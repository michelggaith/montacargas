==> flow/design.v <==
`timescale 1ns / 1ps
module display(
	input [3:0] bcd, 
	output tr,
	output reg [6:0] salidas
    ); 
assign tr=1;
always@(bcd) 
	begin
	case(bcd)
		4'b0000: salidas <= 7'b0110000;
		4'b0001: salidas <= 7'b1101101;
		4'b0010: salidas <= 7'b1111001;
		4'b0011: salidas <= 7'b0110011;
		4'b0100: salidas <= 7'b1011011;
		default: salidas <= 7'b0110111;
	endcase
	end
endmodule
`timescale 1ns / 1ps
module montacarga(
output[1:0] salida,
output reg led_emergencia,
output reg led_puerta,
output[6:0] display,
input  [4:0] selector, 
input clk, reset,fc1,fc2,fc3,fc4,fc5,emergencia, puerta,
output tr
); 
reg[3:0]estado;
parameter piso1 = 4'b0000, piso2 = 4'b0001,	piso3 = 4'b0010, piso4 = 4'b0011, piso5 = 4'b0100, subir2 = 4'b0101, subir3 = 4'b0110, subir4 = 4'b0111;
parameter subir5 = 4'b1000,	bajar1 = 4'b1001, bajar2 = 4'b1010,	bajar3 = 4'b1011, bajar4 = 4'b1100;
parameter 	p1 = 5'b10000,	p2 = 5'b01000,	p3 = 5'b00100,	p4 = 5'b00010,	p5 = 5'b00001;
always@(posedge clk, negedge reset)
	if (~reset)
		begin  
		estado <= piso1;
		end  
	else 
		begin
		case(estado)
			piso1: 
			begin
			if(~emergencia)	
				begin 
				led_emergencia <= 1'b0; 
				if (~puerta) 
					begin  
					led_puerta<=1'b0;
					if(selector == p2) estado <= subir2;
					else if (selector == p3) estado <= subir3;
					else if (selector == p4) estado <= subir4;
					else if (selector == p5) estado <= subir5;
					else estado <= piso1;
					end  
			  	else 
				  	begin  
					if (puerta)
					led_puerta <=1'b1;
					else
					led_puerta<=1'b0;
					end
				end
			else 
				led_emergencia <= 1'b1;
			end
			piso2:	
			begin 
			if(~emergencia)
				begin 
				led_emergencia <= 1'b0;
				if (~puerta)
					begin
					led_puerta<=1'b0;	
					if(selector == p3) estado <= subir3; 
					else if (selector == p4) estado <= subir4;
					else if (selector == p5) estado <= subir5;
					else if (selector == p1) estado <= bajar1;
					else estado <= piso2;
					end
				else
					begin
					if (puerta)
					led_puerta<=1'b1;
					else
					led_puerta<=1'b0;
					end
				end
			else 
				begin
				led_emergencia <=1'b1;
				if (~puerta) 
					begin
					led_puerta<=1'b0;
					estado <= bajar1;
					end
				else led_puerta<=1'b1;
				end
			end
			piso3:	
			begin 
			if(~emergencia)
				begin 
				led_emergencia <= 1'b0;
				if (~puerta)
					begin led_puerta<=1'b0;
					if(selector == p4) estado <= subir4; 
					else if (selector == p5) estado <= subir5;
					else if (selector == p2) estado <= bajar2;
					else if (selector == p1) estado <= bajar1;
					else estado <= piso3;
					end
				else 
					begin
					if (puerta)	led_puerta<=1'b1;
					else led_puerta<=1'b0;
					end
				end
			else
				begin
				led_emergencia<=1'b1;
				if (~puerta)
					begin
					led_puerta<=1'b0;
					estado <= bajar1;
					end
				else led_puerta<=1'b1;
				end
			end
			piso4:  	
			begin	
			if(~emergencia)
				begin  
				led_emergencia<=1'b0;
				if (~puerta)
					begin
					led_puerta<=1'b0;
					if(selector == p5) estado <= subir5; 
					else if (selector == p3) estado <= bajar3;
					else if (selector == p2) estado <= bajar2;
					else if (selector == p1) estado <= bajar1;
					else estado <= piso4;
					end
				else
					begin
					if (puerta) led_puerta<=1'b1;
					else led_puerta<=1'b0;
					end
				end
			else 
				begin
				led_emergencia<=1'b1;
				if (~puerta)
					begin
					led_puerta<=1'b0;
					estado <= bajar1;
					end
				else led_puerta<=1'b1;
				end
			end
			piso5:
			begin 
			if(~emergencia)
				begin 
				led_emergencia<=1'b0;
				if (~puerta)
					begin
					led_puerta<=1'b0;
					if(selector == p4) estado <= bajar4; 
					else if (selector == p3) estado <= bajar3;
					else if (selector == p2) estado <= bajar2;
					else if (selector == p1) estado <= bajar1;
					else estado <= piso5;
					end
				else
					begin
					if (puerta) led_puerta<=1'b1;
					else led_puerta<=1'b0;
					end
				end		
			else 
				begin
				led_emergencia<=1'b1;
				if (~puerta)
					begin
					led_puerta<=1'b0;
					estado <= bajar1;
					end
				else led_puerta<=1'b1;
				end
			end
			subir2:  
			begin	
			if (~puerta)
				begin 
				if(fc2)	estado <= piso2;
				else	estado <= subir2;
				if (emergencia)
					begin
					estado <= bajar1;
					led_emergencia<=1'b1;
					end
				led_puerta<=1'b0;
				end
			else  led_puerta<=1'b1;
			end
			subir3: 	
			begin 
			if (~puerta)
				begin 
				if(fc3) estado <= piso3;
				else 	estado <= subir3;
				if (emergencia)
					begin
					estado <= bajar1;
					led_emergencia<=1'b1;
					end
				led_puerta<=1'b0;
				end
			else led_puerta<=1'b1;
			end
			subir4:  
			begin 
			if (~puerta)
				begin 
				if(fc4) estado <= piso4;
				else 	estado <= subir4;		
				if (emergencia)
					begin
					estado <= bajar1;
					led_emergencia<=1'b1;
					end
				led_puerta<=1'b0;	
				end
			else led_puerta<=1'b1; 
			end
			subir5:  
			begin 
			if (~puerta)
				begin 
				if(fc5) estado <= piso5;
				else	estado <= subir5;
				if (emergencia)
					begin
					estado <= bajar1;
					led_emergencia<=1'b1;
					end
				led_puerta<=1'b0;
				end
			else led_puerta<=1'b1;
			end
			bajar1: 
			begin	
			if (~puerta)
				begin
				if (emergencia)
					begin
					led_emergencia<=1'b1;
					estado <= piso1;
					end
				if(fc1) estado <= piso1;
				else	estado <= bajar1;
				led_puerta<=1'b0;			
				end
			else led_puerta<=1'b1; 
			end
			bajar2: 	
			begin 
			if (~puerta)
				begin
				if (emergencia)
					begin
					led_emergencia<=1'b1;
					estado <= piso1;
					end
				if(fc2) estado <= piso2;
				else 	estado <= bajar2;
				led_puerta<=1'b0;
				end
			else led_puerta<=1'b1;
			end
			bajar3:  
			begin 
			if (~puerta)
				begin
				if (emergencia)
					begin
					led_emergencia<=1'b1;
					estado <= piso1;
					end 
				if(fc3) estado <= piso3;
				else 	estado <= bajar3;
				led_puerta<=1'b0;
				end
			else led_puerta<=1'b1;
			end
			bajar4: 	
			begin 
			if (~puerta)
				begin
				if (emergencia)
					begin
					led_emergencia<=1'b1;
					estado <= piso1;
				end 
				if(fc4) estado <= piso4;
				else 	estado <= bajar4;
				led_puerta<=1'b0;
				end
			else led_puerta<=1'b1;
			end
			default :  estado <= piso1;
		endcase
		end
salidaMotores inst_motor(.estado(estado), .y_out(salida));
display inst_seg(.bcd(estado), .tr(tr), .salidas(display));
endmodule
`timescale 1ns / 1ps
module salidaMotores(
	input [3:0] estado, 
	output reg [1:0] y_out
    );
parameter piso1 = 4'b0000, piso2 = 4'b0001, piso3 = 4'b0010, piso4 = 4'b0011, piso5 = 4'b0100,subir2 = 4'b0101, subir3 = 4'b0110;
parameter subir4 = 4'b0111, subir5 = 4'b1000, bajar1 = 4'b1001,bajar2 = 4'b1010, bajar3 = 4'b1011, bajar4 = 4'b1100;
parameter y1 = 2'b00, y2 = 2'b10, y3 = 2'b01;
always@(estado) 
	begin
	case(estado)
		piso1:   y_out<=y1; 
		piso2:   y_out<=y1; 
		piso3:   y_out<=y1; 
		piso4:   y_out<=y1; 
		piso5:   y_out<=y1; 
		subir2:  y_out<=y2; 
		subir3:  y_out<=y2; 
		subir4:  y_out<=y2; 
		subir5:  y_out<=y2; 
		bajar1:  y_out<=y3; 
		bajar2:  y_out<=y3; 
		bajar3:  y_out<=y3; 
		bajar4:  y_out<=y3; 
		default: y_out <= 2'b11;
	endcase
 	end
endmodule
# ---- Reports on montacarga
# Tool output for the design above, in the order of the flow.
# Lines are those of the file above, counted from 1.
# Operators: Yosys type, input widths -> output width; for muxes data width and select width s.
# Library cell names are shortened.
# A cell with -- has no value.
dict set report setup {
  top {montacarga}
  clock {clk}
  library {sky130hd}
  corner {tt_025C_1v80}
}

# ---- Word-level counts
# Yosys after proc, flatten, opt, wreduce and memory -nomap, before mapping. Memory bits, and registers merged into a memory's read port (data or address), are not among the register bits. Print and check cells are not counted. Equal cells are merged and count once.
# Memory sizes are those after Yosys's memory passes, which may raise the word count (mostly to a power of two), join words into wider ones and drop unused or constant bits.
dict set report word_totals {
  reg_bits 6
  rom_bits 32
  memories 1
  elab_cells 105
}
# name words width read_ports wr line
set mem_list {}
lappend mem_list {{(no name shown)} 16 2 1 0 328} ;# case(estado)
dict set report classes {
  equal 33
  muxes 60
  reduce_logical 8
}
# operator count
set op_table {}
lappend op_table {{$mux 4} 48}
lappend op_table {{$pmux 4 s13} 1}
lappend op_table {{$pmux 7 s5} 1}
lappend op_table {{$ne 2x2->1 const B} 11}
lappend op_table {{$eq 4x4->1 const B} 5}
lappend op_table {{$eq 4x3->1 const B} 4}
lappend op_table {{$reduce_and 14->1} 1}
lappend op_table {{$reduce_bool 13->1} 1}
lappend op_table {{$reduce_or 12->1} 1}
lappend op_table {{$ne 3x3->1 const B} 4}
lappend op_table {{$mux 3} 3}
lappend op_table {{$eq 4x2->1 const B} 2}
lappend op_table {{$reduce_or 8->1} 1}
lappend op_table {{$eq 5x1->1 const B} 1}
lappend op_table {{$eq 5x2->1 const B} 1}
lappend op_table {{$eq 5x3->1 const B} 1}
lappend op_table {{$eq 5x4->1 const B} 1}
lappend op_table {{$eq 5x5->1 const B} 1}
lappend op_table {{$reduce_or 5->1} 1}
lappend op_table {{$mux 1} 5}
lappend op_table {{$eq 4x1->1 const B} 1}
lappend op_table {{$logic_not 4->1} 1}
lappend op_table {{$reduce_and 4->1} 1}
lappend op_table {{$pmux 1 s2} 2}
lappend op_table {{$reduce_and 3->1} 1}
lappend op_table {{$ne 2x1->1 const B} 1}

# ---- Depth
# Longest topological path by Yosys (ltp), each cell counted once; first at word level (registers and memories cut), then after technology mapping (sequential cells cut; the memories' decode and read muxes count).
dict set report depth {
  depth_word 8
  ABC_AREA 0
  mapped_depth 7
  mapped_depth_nobuf 6
}

# ---- Synthesis result
# Source: synth_stat.txt of the flow (Yosys; design flattened, memories mapped). It holds for the ABC_AREA given above (unset counts as 0); a run with the other value may have another netlist.
# type count area_total_um2
set types {}
lappend types {dfrtp_1 4 100.096}
lappend types {nand2_1 17 63.811}
lappend types {edfxtp_1 2 60.058}
lappend types {a21oi_1 11 55.053}
lappend types {buf_2 11 55.053}
lappend types {xor2_1 6 52.55}
lappend types {a31oi_1 7 43.792}
lappend types {xnor2_1 5 43.792}
lappend types {nor2_1 11 41.29}
lappend types {nand2b_1 6 37.536}
lappend types {o211ai_1 5 37.536}
lappend types {buf_4 4 30.029}
lappend types {nor3_1 6 30.029}
lappend types {a2111oi_0 3 26.275}
lappend types {o2111ai_1 3 26.275}
lappend types {o32ai_1 3 26.275}
lappend types {ha_1 2 25.024}
lappend types {nand4_1 4 25.024}
# Not listed: further types 35, cells in them 62.
dict set report synth_totals {
  cells 172
  synth_area_um2 1197.4
  seqArea_um2 160.2
  ff_cells 6
}
# By module: a second synthesis without flattening, with its own total; a netlist apart from the flattened one above.
dict set report hier_totals {
  cells_unflattened 182
  hier_area_um2 1244.9
}
# Each row is one instance without its submodules.
# module instances cells area_um2 seq_area_um2
set modules {}
lappend modules {montacarga 1 157 1092.3 160.2}
lappend modules {display 1 17 91.3 0.0}
lappend modules {salidaMotores 1 8 61.3 0.0}

# ---- Timing after synthesis
# Path of least setup slack by OpenSTA after synthesis, without wires, with an ideal clock, recovery checks aside; 20% of the period is set as input and as output delay. Where synthesis merged equal registers, the netlist keeps one of their names.
dict set report synth_path {
  path_kind {register to output}
  startpoint {register estado[2]}
  endpoint {output display[6]}
  clock_period_ns 1.88
  output_delay_ns 0.376
  launch_ns 0.000
  arrival_time_ns 1.364
  t_required_ns 1.504
  setup_slack_ns 0.140
  delay_ns 1.364
  driving_pins 7
  path_buffers 4
  period_less_setup_slack_ns 1.74
}
# "delay_ns" = arrival - input delay + setup time.
# A path that ends at an output port has no setup time.
# "driving_pins": output pins that drive a net of the path, with the launching flip-flop's if there is one; two outputs of one cell count as two.
# "period_less_setup_slack_ns" = period - worst setup slack (recovery checks aside). The figure is calculated, with input and output delays left at 20% of the set period.
# Between the ends stands the longest chain of elaborated cells between them, by number of cells; it is not shown to be the way that was timed. Of several equally long chains one is given.
# A line is the first line of the expression or statement that the cell stems from. Yosys adds cells for indexed reads and writes and turns some case tables into memories.
# A register here has more assigning lines than the two given.
dict set report synth_via {
  path_cell_list {dfrtp_1 > buf_2 > buf_2 > buf_2 > nand2_1 > a21oi_1 > buf_4}
  elab_chain_cells 2
  cells_between 6
  classes_between {eq/ne (4); mux (1); reduce/logical (1)}
}
# element line
set synth_lines {}
lappend synth_lines {{start, declared} 30} ;# reg[3:0]estado;
lappend synth_lines {{start, assigned} 37} ;# estado <= piso1;
lappend synth_lines {{start, assigned} 50} ;# if(selector == p2) estado <= subir2;
lappend synth_lines {{$eq 4x3->1} 10} ;# case(bcd)
lappend synth_lines {{$pmux 7 s5} 10}
lappend synth_lines {{end, declared} 25} ;# output[6:0] display,

# ---- Path in the finished layout
# From the final timing report of job 1: the path of least setup slack in the routed layout; clock arrival at registers is part of the times.
dict set report layout_path {
  path_kind {register to register}
  startpoint {register estado[1]}
  endpoint {register estado[0]}
  clock_period_ns 1.12
  launch_ns 0.25
  arrival_time_ns 1.96
  t_required_ns 1.28
  setup_slack_ns -0.68
  driving_pins 8
  path_buffers 2
}
# Between the ends stands the longest chain of elaborated cells between them, by number of cells; it is not shown to be the way that was timed. Of several equally long chains one is given.
# A register here has more assigning lines than the two given.
dict set report layout_via {
  path_cell_list {dfrtp_1 > buf_4 > buf_16 > nor4b_4 > nand2_1 > o31ai_4 > nor3_2 > o211ai_1}
  elab_chain_cells 3
  cells_between 29
  classes_between {eq/ne (26); mux (1); reduce/logical (2)}
}
# element line
set layout_lines {}
lappend layout_lines {{start, declared} 30} ;# reg[3:0]estado;
lappend layout_lines {{start, assigned} 37} ;# estado <= piso1;
lappend layout_lines {{start, assigned} 50} ;# if(selector == p2) estado <= subir2;
lappend layout_lines {{$logic_not 4->1} 41} ;# case(estado)
lappend layout_lines {{$ne 2x2->1} --}
lappend layout_lines {{$reduce_and 14->1} --}
lappend layout_lines {{end, assigned} 37}
lappend layout_lines {{end, assigned} 50}
lappend layout_lines {{end, declared} 30}

==> results <==
Design montacarga on sky130hd. What follows are 2 stored runs of the flow, each under its own settings; their order means nothing. The constraints put input and output delay at 20% of the set period each and load the outputs with 0.01 pF.
"achieved_clock_period_ns" means the clock period less the worst setup slack. The figure is calculated, with input and output delays left at 20% of the set period.
"worst_path_allowed_less_slack_ns" means the part of the period allowed to the worst setup path (the constraints hold back 20% at inputs and 20% at outputs) less its slack; where the path has registers, the arrival times of their clocks count too.
"totalPower_w" is the tool's figure for a default switching activity; nothing was simulated.

# job 1
==> flow/run.sh <==
#!/bin/bash
# the make line also repeats the synthesis and layout settings of config.mk as NAME=value (left out here)
make -C /OpenROAD-flow-scripts/flow DESIGN_CONFIG=/design/flow/config.mk WORK_HOME=/design/flow/orfs CLKGATE_MAP_FILE= finish
==> flow/config.mk <==
export PLATFORM = sky130hd
export DESIGN_NAME = montacarga
export DESIGN_NICKNAME = montacarga
export VERILOG_FILES = /design/flow/design.v
export SDC_FILE = /design/flow/constraint.sdc
export NUM_CORES = 4
export LEC_CHECK = 0
export CAP_MARGIN = 20
export CORE_MARGIN = 2
export CORE_UTILIZATION = 40
export SLEW_MARGIN = 20
==> flow/constraint.sdc <==
create_clock -name core_clock -period 1.12 [get_ports {clk}]
set_input_delay 0.2240 -clock core_clock [delete_from_list [all_inputs] [get_ports {clk}]]
set_output_delay 0.2240 -clock core_clock [all_outputs]
set_load 0.01 [all_outputs]

==> job 1: results <==
total_die_area_um2=3446.9
ws_setup_ns=-0.681
stdcell_area_um2=2424.8
totalPower_w=0.004261
achieved_clock_period_ns=1.801
final_util_pct=86.4
ys_area_um2=1197.4
setupTns_ns=-8.594
worst_path_allowed_less_slack_ns=1.80
worst_setup_path_type="register to register"

# job 2
==> flow/run.sh <==
#!/bin/bash
# the make line also repeats the synthesis and layout settings of config.mk as NAME=value (left out here)
make -C /OpenROAD-flow-scripts/flow DESIGN_CONFIG=/design/flow/config.mk WORK_HOME=/design/flow/orfs CLKGATE_MAP_FILE= finish
==> flow/config.mk <==
export PLATFORM = sky130hd
export DESIGN_NAME = montacarga
export DESIGN_NICKNAME = montacarga
export VERILOG_FILES = /design/flow/design.v
export SDC_FILE = /design/flow/constraint.sdc
export NUM_CORES = 4
export LEC_CHECK = 0
export ABC_AREA = 0
export CAP_MARGIN = 20
export CORE_ASPECT_RATIO = 1.65
export CORE_MARGIN = 6
export CORE_UTILIZATION = 46
export CTS_CLUSTER_SIZE = 56
export GPL_TIMING_DRIVEN = 1
export MAX_ROUTING_LAYER = met4
export SLEW_MARGIN = 25
==> flow/constraint.sdc <==
create_clock -name core_clock -period 2.29 [get_ports {clk}]
set_input_delay 0.4580 -clock core_clock [delete_from_list [all_inputs] [get_ports {clk}]]
set_output_delay 0.4580 -clock core_clock [all_outputs]
set_load 0.01 [all_outputs]

==> job 2: results <==
final_util_pct=66.0
worst_path_allowed_less_slack_ns=1.75
worst_setup_path_type="register to output"
achieved_clock_period_ns=2.212
setupTns_ns=0.000
totalPower_w=0.001326
ys_area_um2=1197.4
stdcell_area_um2=1614.0
ws_setup_ns=0.078
total_die_area_um2=4010.1
